==> flow/design.v <==
module LUT_sqrt (
    input  wire        clk,
    input  wire        rst_n,
    input  wire        in_valid,
    input  wire [15:0] x_in,             
    output reg         out_valid,
    output reg  [15:0] slope_out,
    output reg  [15:0] intercept_out
);
    localparam integer N_SEGMENTS = 8;
    reg [15:0] breakpoints [0:N_SEGMENTS];
    reg [15:0] slopes      [0:N_SEGMENTS-1];
    reg [15:0] intercepts  [0:N_SEGMENTS-1];
    initial begin
        breakpoints[0] = 16'h0003;  
        breakpoints[1] = 16'h00F7;  
        breakpoints[2] = 16'h04A9;  
        breakpoints[3] = 16'h0C03;  
        breakpoints[4] = 16'h17BF;  
        breakpoints[5] = 16'h28A1;  
        breakpoints[6] = 16'h3F38;  
        breakpoints[7] = 16'h5BDB;  
        breakpoints[8] = 16'h7F00;  
        slopes[0] = 16'h00E2;  
        slopes[1] = 16'h004F;  
        slopes[2] = 16'h002D;  
        slopes[3] = 16'h001F;  
        slopes[4] = 16'h0017;  
        slopes[5] = 16'h0012;  
        slopes[6] = 16'h000F;  
        slopes[7] = 16'h000C;  
        intercepts[0] = 16'h0038;  
        intercepts[1] = 16'h00C6;  
        intercepts[2] = 16'h0166;  
        intercepts[3] = 16'h0214;  
        intercepts[4] = 16'h02CE;  
        intercepts[5] = 16'h0393;  
        intercepts[6] = 16'h0461;  
        intercepts[7] = 16'h0536;  
    end
    reg [15:0] x_in_reg;
    reg        in_valid_reg;
    always @(posedge clk or negedge rst_n) begin
        if (!rst_n) begin
            x_in_reg      <= 16'd0;
            in_valid_reg  <= 1'b0;
        end else begin
            x_in_reg      <= x_in;
            in_valid_reg  <= in_valid;
        end
    end
    reg [2:0] next_region;
    always @(*) begin
        if      (x_in_reg < breakpoints[1]) next_region = 0;
        else if (x_in_reg < breakpoints[2]) next_region = 1;
        else if (x_in_reg < breakpoints[3]) next_region = 2;
        else if (x_in_reg < breakpoints[4]) next_region = 3;
        else if (x_in_reg < breakpoints[5]) next_region = 4;
        else if (x_in_reg < breakpoints[6]) next_region = 5;
        else if (x_in_reg < breakpoints[7]) next_region = 6;
        else                                next_region = 7;
    end
    reg [2:0] region;
    reg       region_valid;
    always @(posedge clk or negedge rst_n) begin
        if (!rst_n) begin
            region <= 3'd0;
            region_valid <= 1'b0;
        end else begin
            region       <= next_region;
            region_valid <= in_valid_reg;
        end
    end
    always @(posedge clk or negedge rst_n) begin
        if (!rst_n) begin
            slope_out     <= 16'd0;
            intercept_out <= 16'd0;
            out_valid     <= 1'b0;
        end else begin
            slope_out     <= slopes[region];
            intercept_out <= intercepts[region];
            out_valid     <= region_valid;
        end
    end
endmodule
### Step by step through the tools: LUT_sqrt

What the tools print for LUT_sqrt, step after step.
Line numbers count from 1 in the design file above.
Cell names lack the library's common part.
A cell with n/a has no value.

| design | value |
|---|---|
| design top | LUT_sqrt |
| clock input | clk |
| cell library | sky130hd |
| timing corner | tt_025C_1v80 |

### Word-level counts

Source: Yosys, flattened and elaborated, memories not mapped. Widths are those after wreduce; folded enables and synchronous resets count as part of the registers. Registers that Yosys merges into a memory's read port (data or address) are not register bits. Print and check cells do not count.
Yosys's memory passes give these memory sizes; they may raise the number of words (mostly to a power of two), join words into wider ones and drop unused or constant bits.

| bit counts | value |
|---|---|
| output and inout port bits | 33 |
| input port bits | 19 |
| ROM bits | 392 |
| memories | 3 |
| elaborated cells | 26 |
| clocked read ports x word width | 19 |
| register bits | 54 |

| cells by class | value |
|---|---|
| magnitude comparators | 7 |
| mux-type cells | 7 |
| reduce/logical cells | 2 |

Memories:

| memory | words | bits a word | rd ports | write ports | RTL line | source |
|---|---|---|---|---|---|---|
| breakpoints | 2 | 120 | 1 | 0 | 11 | `reg [15:0] breakpoints [0:N_SEGMENTS];` |
| intercepts | 8 | 11 | 1 | 0 | 13 | `reg [15:0] intercepts  [0:N_SEGMENTS-1];` |
| slopes | 8 | 8 | 1 | 0 | 12 | `reg [15:0] slopes      [0:N_SEGMENTS-1];` |

Operator list:

| cell | number |
|---|---|
| 16-bit less-than comparator | 7 |
| 3-bit two-way mux | 4 |
| 2-bit two-way mux | 2 |
| 1-bit logical NOT | 2 |
| 1-bit two-way mux | 1 |

### Logic depth

Yosys ltp: most cells in a row. Word level: on the elaborated netlist, between registers, memories and ports. Mapped: between sequential cells and ports; inverters and the memories' decode and read muxes count.

| depth | value |
|---|---|
| depth after elaboration | 8 |
| ABC_AREA | 0 |
| gate-level depth with buffers | 6 |
| mapped depth without buffers | 5 |

### Netlist

Yosys stat after the flow's synthesis: flattened, memories mapped to cells. It holds for the ABC_AREA given above (unset counts as 0); a run with the other value may have another netlist.
The area totals of this step are shown rounded.

Cell types:

| type | number | total area (µm²) |
|---|---|---|
| dfrtp_1 | 40 | 1,000.96 |
| buf_4 | 14 | 105.101 |
| ha_1 | 8 | 100.096 |
| nor2_1 | 9 | 33.782 |
| mux2i_1 | 3 | 30.029 |
| nand2_1 | 7 | 26.275 |
| a211oi_2 | 2 | 25.024 |
| a21oi_1 | 5 | 25.024 |
| o21ai_0 | 5 | 25.024 |
| nor3_1 | 4 | 20.019 |
| a31oi_1 | 3 | 18.768 |
| inv_1 | 5 | 18.768 |
| nor2b_1 | 3 | 18.768 |
| nor4_1 | 3 | 18.768 |
| a2111oi_2 | 1 | 15.014 |
| nand4_1 | 2 | 12.512 |
| o31ai_2 | 1 | 12.512 |
| clkbuf_1 | 3 | 11.261 |

Not listed: further types 16, cells in them 17.

| mapped netlist | value |
|---|---|
| area of sequential cells | 1,000 µm² |
| mapped flip-flops | 40 |
| mapped area | 1,650 µm² |
| cell count | 135 |
| buffers | 19 |

### Path before layout

Path of least setup slack by OpenSTA after synthesis, without wires, with an ideal clock, recovery checks aside; 20% of the period is set as input and as output delay. Where synthesis merged equal registers, the netlist keeps one of their names.

| path post-synthesis | value |
|---|---|
| path kind | register -> register |
| start point | reg x_in_reg[5] |
| end point | reg region[0] |
| path buffers | 0 |
| delay of the path | 1,489 ps |
| slack | 1,031 ps |
| launch time at the first pin | 0 ps |
| stages | 6 |
| period | 2,520 ps |
| data arrival time | 1,345 ps |
| library setup time | 144 ps |
| required time | 2,376 ps |
| period reached after synthesis | 1,489 ps |

"delay of the path" = arrival - input delay + setup time.
"stages" counts driving pins, that of a launching flip-flop among them; a cell with two outputs on the path counts twice.
"period reached after synthesis" is the clock period less the worst setup slack; recovery checks do not enter. This is arithmetic on one report: input and output delays are still those of the set period (20% each).
Between the ends stands the longest chain of elaborated cells between them, by number of cells; it is not shown to be the way that was timed. Of several equally long chains one is given.
Each line given opens the expression or statement behind the cell; cells for indexed reads and writes are added by Yosys, which also makes memories of some case tables.

| between the ends, post-synthesis | value |
|---|---|
| cells stage by stage | dfrtp_1 > a211oi_2 > nor4_1 > o2111a_1 > a2111oi_2 > o221ai_1 |
| length of the longest elaborated chain | 8 |
| elaborated cells between the ends (all ways) | 14 |
| RTL lines with such cells | 7 |
| those cells by class | compare (7); mux (7) |

Ends and longest elaborated chain, post-synthesis:

| item | RTL line | source |
|---|---|---|
| start: declaration | 41 | `reg [15:0] x_in_reg;` |
| start: assignment | 45 | `x_in_reg      <= 16'd0;` |
| start: assignment | 48 | `x_in_reg      <= x_in;` |
| 16-bit less-than comparator | 60 | `else if (x_in_reg < breakpoints[7]) next_region = 6;` |
| 1-bit two-way mux | 60 |  |
| 2-bit two-way mux | 59 | `else if (x_in_reg < breakpoints[6]) next_region = 5;` |
| 2-bit two-way mux | 58 | `else if (x_in_reg < breakpoints[5]) next_region = 4;` |
| 3-bit two-way mux | 57 | `else if (x_in_reg < breakpoints[4]) next_region = 3;` |
| 3-bit two-way mux | 56 | `else if (x_in_reg < breakpoints[3]) next_region = 2;` |
| 3-bit two-way mux | 55 | `else if (x_in_reg < breakpoints[2]) next_region = 1;` |
| 3-bit two-way mux | 54 | `if      (x_in_reg < breakpoints[1]) next_region = 0;` |
| end: assignment | 67 | `region <= 3'd0;` |
| end: assignment | 70 | `region       <= next_region;` |
| end: declaration | 63 | `reg [2:0] region;` |

### Path in the finished layout

Path of least setup slack in the final report of flow run A (OpenROAD, finished layout, wires in). Where an end is a register, its clock arrival counts in the times.
The path's times are printed in steps of 10 ps; the period is the one set.

| path after layout | value |
|---|---|
| path kind | register -> register |
| start point | reg x_in_reg[5] |
| end point | reg region[0] |
| launch time at the first pin | 290 ps |
| required time | 1,410 ps |
| library setup time | 130 ps |
| stages | 6 |
| path buffers | 0 |
| period | 1,260 ps |
| data arrival time | 1,650 ps |
| slack | -230 ps |

Between the ends stands the longest chain of elaborated cells between them, by number of cells; it is not shown to be the way that was timed. Of several equally long chains one is given.

| between the ends, after layout | value |
|---|---|
| cells stage by stage | dfrtp_2 > a211oi_2 > nor4_1 > o2111a_1 > a2111oi_4 > o221ai_1 |
| length of the longest elaborated chain | 8 |
| elaborated cells between the ends (all ways) | 14 |
| RTL lines with such cells | 7 |
| those cells by class | compare (7); mux (7) |

Ends and longest elaborated chain, after layout:

| item | RTL line | source |
|---|---|---|
| start: declaration | 41 | `reg [15:0] x_in_reg;` |
| start: assignment | 45 | `x_in_reg      <= 16'd0;` |
| start: assignment | 48 | `x_in_reg      <= x_in;` |
| 16-bit less-than comparator | 60 | `else if (x_in_reg < breakpoints[7]) next_region = 6;` |
| 1-bit two-way mux | 60 |  |
| 2-bit two-way mux | 59 | `else if (x_in_reg < breakpoints[6]) next_region = 5;` |
| 2-bit two-way mux | 58 | `else if (x_in_reg < breakpoints[5]) next_region = 4;` |
| 3-bit two-way mux | 57 | `else if (x_in_reg < breakpoints[4]) next_region = 3;` |
| 3-bit two-way mux | 56 | `else if (x_in_reg < breakpoints[3]) next_region = 2;` |
| 3-bit two-way mux | 55 | `else if (x_in_reg < breakpoints[2]) next_region = 1;` |
| 3-bit two-way mux | 54 | `if      (x_in_reg < breakpoints[1]) next_region = 0;` |
| end: assignment | 67 | `region <= 3'd0;` |
| end: assignment | 70 | `region       <= next_region;` |
| end: declaration | 63 | `reg [2:0] region;` |

Subject: flow runs of LUT_sqrt

Hi,

Settings and measured results of 2 stored flow runs for module LUT_sqrt (sky130hd), not sorted in any way. The constraints put input and output delay at 20% of the set period each and load the outputs with 0.01 pF.
"time on the worst setup path" means the part of the period allowed to the worst setup path (the constraints hold back 20% at inputs and 20% at outputs) less its slack; where the path has registers, the arrival times of their clocks count too.
By "power consumption" is meant OpenSTA's value without simulated activity: inputs other than the clock are taken to toggle once in ten clock periods, and the tool carries that through the logic.
"time on the worst setup path" is known to 10 ps.
Results are given in rounded form.
A setting shown as - is not set for that run.

| name | flow run A | flow run B |
|---|---|---|
| period_ns | 1.26 | 1.66 |
| CORE_UTILIZATION | 47 | 40 |
| SETUP_SLACK_MARGIN | -0.12 | 0.2 |
| PLACE_DENSITY_LB_ADDON | 0.28 | - |
| CORE_ASPECT_RATIO | 0.63 | - |
| CELL_PAD_IN_SITES_GLOBAL_PLACEMENT | 1 | - |
| GPL_TIMING_DRIVEN | 0 | - |
| CTS_CLUSTER_SIZE | 20 | - |
| CAP_MARGIN | 25 | 20 |
| SLEW_MARGIN | 25 | 20 |
| CORE_MARGIN | 2 | 2 |
| post-synthesis cell area (µm²) | 1,650 | 1,650 |
| area inside the die boundary (µm²) | 4,020 | 4,670 |
| standard-cell area of the final layout (µm²) | 2,290 | 2,260 |
| post-route utilization (%) | 67.0 | 56.5 |
| worst setup slack after layout (ps) | -233 | 82 |
| power consumption (µW) | 2,810 | 2,090 |
| time on the worst setup path (ps) | 1,490 | 1,580 |
| critical path type | register -> register | register -> register |

Regards
