==> flow/design.v <==
module LUT_rsqrt (
    input  wire        clk,
    input  wire        rst_n,
    input  wire        in_valid,
    input  wire [15:0] x_in,
    output reg         out_valid,
    output reg  [15:0] slope_out,
    output reg  [15:0] intercept_out
);
    localparam integer N_SEGMENTS = 8;
    reg [15:0] breakpoints [0:N_SEGMENTS];
    reg [15:0] slopes      [0:N_SEGMENTS-1];
    reg [15:0] intercepts  [0:N_SEGMENTS-1];
    reg [2:0] region;   
    reg       region_valid;
    reg [2:0] next_region;
    initial begin
        breakpoints[0] = 16'h001A;  
        breakpoints[1] = 16'h0024;  
        breakpoints[2] = 16'h0038;  
        breakpoints[3] = 16'h005A;  
        breakpoints[4] = 16'h0099;  
        breakpoints[5] = 16'h0114;  
        breakpoints[6] = 16'h0216;  
        breakpoints[7] = 16'h0482;  
        breakpoints[8] = 16'h0B45;  
        slopes[0] = 16'hB541;  
        slopes[1] = 16'hDFA3;  
        slopes[2] = 16'hF339;  
        slopes[3] = 16'hFB5F;  
        slopes[4] = 16'hFE80;  
        slopes[5] = 16'hFF93;  
        slopes[6] = 16'hFFE6;  
        slopes[7] = 16'hFFFB;  
        intercepts[0] = 16'h1164;  
        intercepts[1] = 16'h0B78;  
        intercepts[2] = 16'h0738;  
        intercepts[3] = 16'h045A;  
        intercepts[4] = 16'h027C;  
        intercepts[5] = 16'h0154;  
        intercepts[6] = 16'h00A6;  
        intercepts[7] = 16'h0047;  
    end
    always @(*) begin
        if      (x_in < breakpoints[1]) next_region = 0;
        else if (x_in < breakpoints[2]) next_region = 1;
        else if (x_in < breakpoints[3]) next_region = 2;
        else if (x_in < breakpoints[4]) next_region = 3;
        else if (x_in < breakpoints[5]) next_region = 4;
        else if (x_in < breakpoints[6]) next_region = 5;
        else if (x_in < breakpoints[7]) next_region = 6;
        else                            next_region = 7;
    end
    always @(posedge clk or negedge rst_n) begin
        if (!rst_n) begin
            region <= 0;
            region_valid <= 0;
        end else if (in_valid) begin
            region <= next_region;
            region_valid <= 1;
        end else begin
            region_valid <= 0;
        end
    end
    always @(posedge clk or negedge rst_n) begin
        if (!rst_n) begin
            slope_out     <= 0;
            intercept_out <= 0;
            out_valid     <= 0;
        end else begin
            slope_out     <= slopes[region];
            intercept_out <= intercepts[region];
            out_valid     <= region_valid;
        end
    end
endmodule
; Step by step through the tools: LUT_rsqrt
; What the tools print for LUT_rsqrt, step after step.
; Lines are those of the file above, counted from 1.
; Operators carry their Yosys type and port widths (W data, S select, Z words).
; Library cell names are shortened.
; The mark - stands for no value.
[inputs]
top = LUT_rsqrt
clk_port = clk
lib = sky130hd
corner = tt_025C_1v80

; Word-level counts
; Yosys after proc, flatten, opt, wreduce and memory -nomap, before mapping. Enables and synchronous resets that opt folds into registers are not counted as muxes. Memory bits, and registers merged into a memory's read port (data or address), are not among the register bits. Print and check cells are not counted.
; Yosys's memory passes give these memory sizes; they may raise the number of words (mostly to a power of two), join words into wider ones and drop unused or constant bits.
[classes]
n_addsub = 0
multipliers = 0
n_div = 0
cmp = 7
n_eq = 0
n_shift = 0
muxes = 8
logic = 0
reduce_and_logical = 2
[op_table]
columns = cell, n
row1 = $lt A16 B16 Y1, 7
row2 = $mux W3, 4
row3 = $mux W2, 2
row4 = $logic_not A1 Y1, 2
row5 = $mux W1, 2
[bits]
regBits = 37
latch_bits = 0
ram_bits = 0
rom_bits = 408
clocked_rd_ports_x_width = 27
memories = 3
input_bits = 19
out_inout_bits = 33
elab_cells = 25
[memory_table]
columns = memory, size, word_bits, rd, wr, line_no
row1 = breakpoints, 2, 96, 1, 0, 11  ; reg [15:0] breakpoints [0:N_SEGMENTS];
row2 = slopes, 8, 14, 1, 0, 12  ; reg [15:0] slopes      [0:N_SEGMENTS-1];
row3 = intercepts, 8, 13, 1, 0, 13  ; reg [15:0] intercepts  [0:N_SEGMENTS-1];

; Longest topological paths
; Longest topological path by Yosys (ltp), each cell counted once; first at word level (registers and memories cut), then after technology mapping (sequential cells cut; the memories' decode and read muxes count).
[depth]
word_depth = 8
abc_area = 0
depth_mapped = 5
mapped_depth_nobuf = 5

; Mapped cells and area
; Yosys stat after the flow's synthesis: flattened, memories mapped to cells. It holds for the ABC_AREA given above (unset counts as 0); a run with the other value may have another netlist.
; The area totals of this step are shown rounded.
[types]
columns = type, n, type_area_um2
row1 = dfrtp_1, 32, 800.768
row2 = ha_1, 7, 87.584
row3 = nand2b_1, 7, 43.792
row4 = buf_4, 5, 37.536
row5 = nand2_1, 10, 37.536
row6 = a21oi_1, 6, 30.029
row7 = inv_1, 8, 30.029
row8 = and2_1, 4, 25.024
row9 = nand3_1, 4, 20.019
row10 = o21ai_0, 4, 20.019
row11 = a31oi_1, 3, 18.768
row12 = nor2b_1, 3, 18.768
row13 = a21boi_0, 2, 15.014
row14 = nor3_1, 3, 15.014
row15 = nor4b_2, 1, 15.014
row16 = o31ai_1, 2, 15.014
row17 = nor4_1, 2, 12.512
row18 = o31ai_2, 1, 12.512
; Not listed: further types 15, cells in them 21.
[synth_totals]
cell_count = 125
synth_area_um2 = 1400
seqArea_um2 = 800
ff_cells = 32
n_buf = 7

; Worst setup path after synthesis
; Path of least setup slack by OpenSTA after synthesis, without wires, with an ideal clock, recovery checks aside; 20% of the period is set as input and as output delay. Where synthesis merged equal registers, the netlist keeps one of their names.
[synth_path]
path_kind = input -> register
start = input x_in[2]
end = register region[2]
tclk_ns = 2.72
in_delay_ns = 0.544
setup_ns = 0.125
t_first_pin_ns = 0.544
arrival_ns = 1.432
t_required_ns = 2.595
slack_ns = 1.164
delay_ns = 1.013
driving_pins = 4
path_buffers = 0
synth_period_reached_ns = 1.556
; "delay_ns" is the arrival time less input delay plus setup time.
; "driving_pins": output pins that drive a net of the path, with the launching flip-flop's if there is one; two outputs of one cell count as two.
; "synth_period_reached_ns" is the clock period less the worst setup slack; recovery checks do not enter. This is arithmetic on one report: input and output delays are still those of the set period (20% each).
; The rows between start and end are the longest chain of elaborated cells between them; the timing report does not say that the signal goes this way. Where chains are equally long, one stands for them.
; Each line given opens the expression or statement behind the cell; cells for indexed reads and writes are added by Yosys, which also makes memories of some case tables.
[synth_between]
path_cell_list = o311a_1 > o31ai_2 > nand3_1 > mux2_2
elab_chain_cells = 5
cone_cells = 8
cone_lines = 4
classes_between = compare: 4; mux: 4
[synth_lines]
columns = item, line_no
row1 = from (decl), 5  ; input  wire [15:0] x_in,
row2 = $lt A16 B16 Y1, 48  ; else if (x_in < breakpoints[4]) next_region = 3;
row3 = $mux W3, 48
row4 = $mux W3, 47  ; else if (x_in < breakpoints[3]) next_region = 2;
row5 = $mux W3, 46  ; else if (x_in < breakpoints[2]) next_region = 1;
row6 = $mux W3, 45  ; if      (x_in < breakpoints[1]) next_region = 0;
row7 = to (assign), 56  ; region <= 0;
row8 = to (assign), 59  ; region <= next_region;
row9 = to (decl), 14  ; reg [2:0] region;

; Path in the finished layout
; From the final timing report of entry A: the path of least setup slack in the routed layout; clock arrival at registers is part of the times.
[layout_path]
path_kind = register -> output
start = register (name not given)
end = output slope_out[14]
tclk_ns = 1.86
output_delay_ns = 0.37
t_first_pin_ns = 0.32
arrival_ns = 1.22
t_required_ns = 1.49
slack_ns = 0.26
driving_pins = 2
path_buffers = 1
[layout_between]
path_cell_list = dfrtp_1 > clkdlybuf4s50_1
[layout_lines]
columns = item, line_no
row1 = to (decl), 7  ; output reg  [15:0] slope_out,
; Chain of elaborated cells between the ends: none given.

==> runs of LUT_rsqrt <==
Stored flow runs of LUT_rsqrt (2 of them; Yosys, OpenROAD, sky130hd). They differ in their settings and are not a sequence. Constraints: input delay and output delay 20% of the set period each, output load 0.01 pF.
"fin_power_w" is the tool's figure for a default switching activity; nothing was simulated.
The results are shown rounded.

# entry A
==> flow/run.sh <==
#!/bin/bash
# the make line also repeats the synthesis and layout settings of config.mk as NAME=value (left out here)
make -C /OpenROAD-flow-scripts/flow DESIGN_CONFIG=/design/flow/config.mk WORK_HOME=/design/flow/orfs CLKGATE_MAP_FILE= finish
==> flow/config.mk <==
export PLATFORM = sky130hd
export DESIGN_NAME = LUT_rsqrt
export DESIGN_NICKNAME = LUT_rsqrt
export VERILOG_FILES = /design/flow/design.v
export SDC_FILE = /design/flow/constraint.sdc
export NUM_CORES = 4
export LEC_CHECK = 0
export CAP_MARGIN = 20
export CORE_MARGIN = 2
export CORE_UTILIZATION = 40
export SLEW_MARGIN = 20
==> flow/constraint.sdc <==
create_clock -name core_clock -period 1.86 [get_ports {clk}]
set_input_delay 0.3720 -clock core_clock [delete_from_list [all_inputs] [get_ports {clk}]]
set_output_delay 0.3720 -clock core_clock [all_outputs]
set_load 0.01 [all_outputs]

==> entry A: results <==
dieArea_um2=4000
synthArea_um2=1400
setupTns_ns=0.000
setup_worst_slack_ns=0.26
util_pct=61
holdWs_ns=0.36
fin_power_w=0.0013
finish.stdcell_area_um2=2000

# entry B
==> flow/run.sh <==
#!/bin/bash
# the make line also repeats the synthesis and layout settings of config.mk as NAME=value (left out here)
make -C /OpenROAD-flow-scripts/flow DESIGN_CONFIG=/design/flow/config.mk WORK_HOME=/design/flow/orfs CLKGATE_MAP_FILE= finish
==> flow/config.mk <==
export PLATFORM = sky130hd
export DESIGN_NAME = LUT_rsqrt
export DESIGN_NICKNAME = LUT_rsqrt
export VERILOG_FILES = /design/flow/design.v
export SDC_FILE = /design/flow/constraint.sdc
export NUM_CORES = 4
export LEC_CHECK = 0
export ABC_AREA = 0
export CAP_MARGIN = 20
export CORE_ASPECT_RATIO = 0.93
export CORE_MARGIN = 2
export CORE_UTILIZATION = 71
export CTS_CLUSTER_SIZE = 62
export GPL_ROUTABILITY_DRIVEN = 1
export GPL_TIMING_DRIVEN = 1
export MIN_ROUTING_LAYER = met1
export SETUP_SLACK_MARGIN = 0.19
export SLEW_MARGIN = 25
==> flow/constraint.sdc <==
create_clock -name core_clock -period 1.15 [get_ports {clk}]
set_input_delay 0.2300 -clock core_clock [delete_from_list [all_inputs] [get_ports {clk}]]
set_output_delay 0.2300 -clock core_clock [all_outputs]
set_load 0.01 [all_outputs]

==> entry B: results <==
outcome="incomplete, placement halted on GPL-0301"
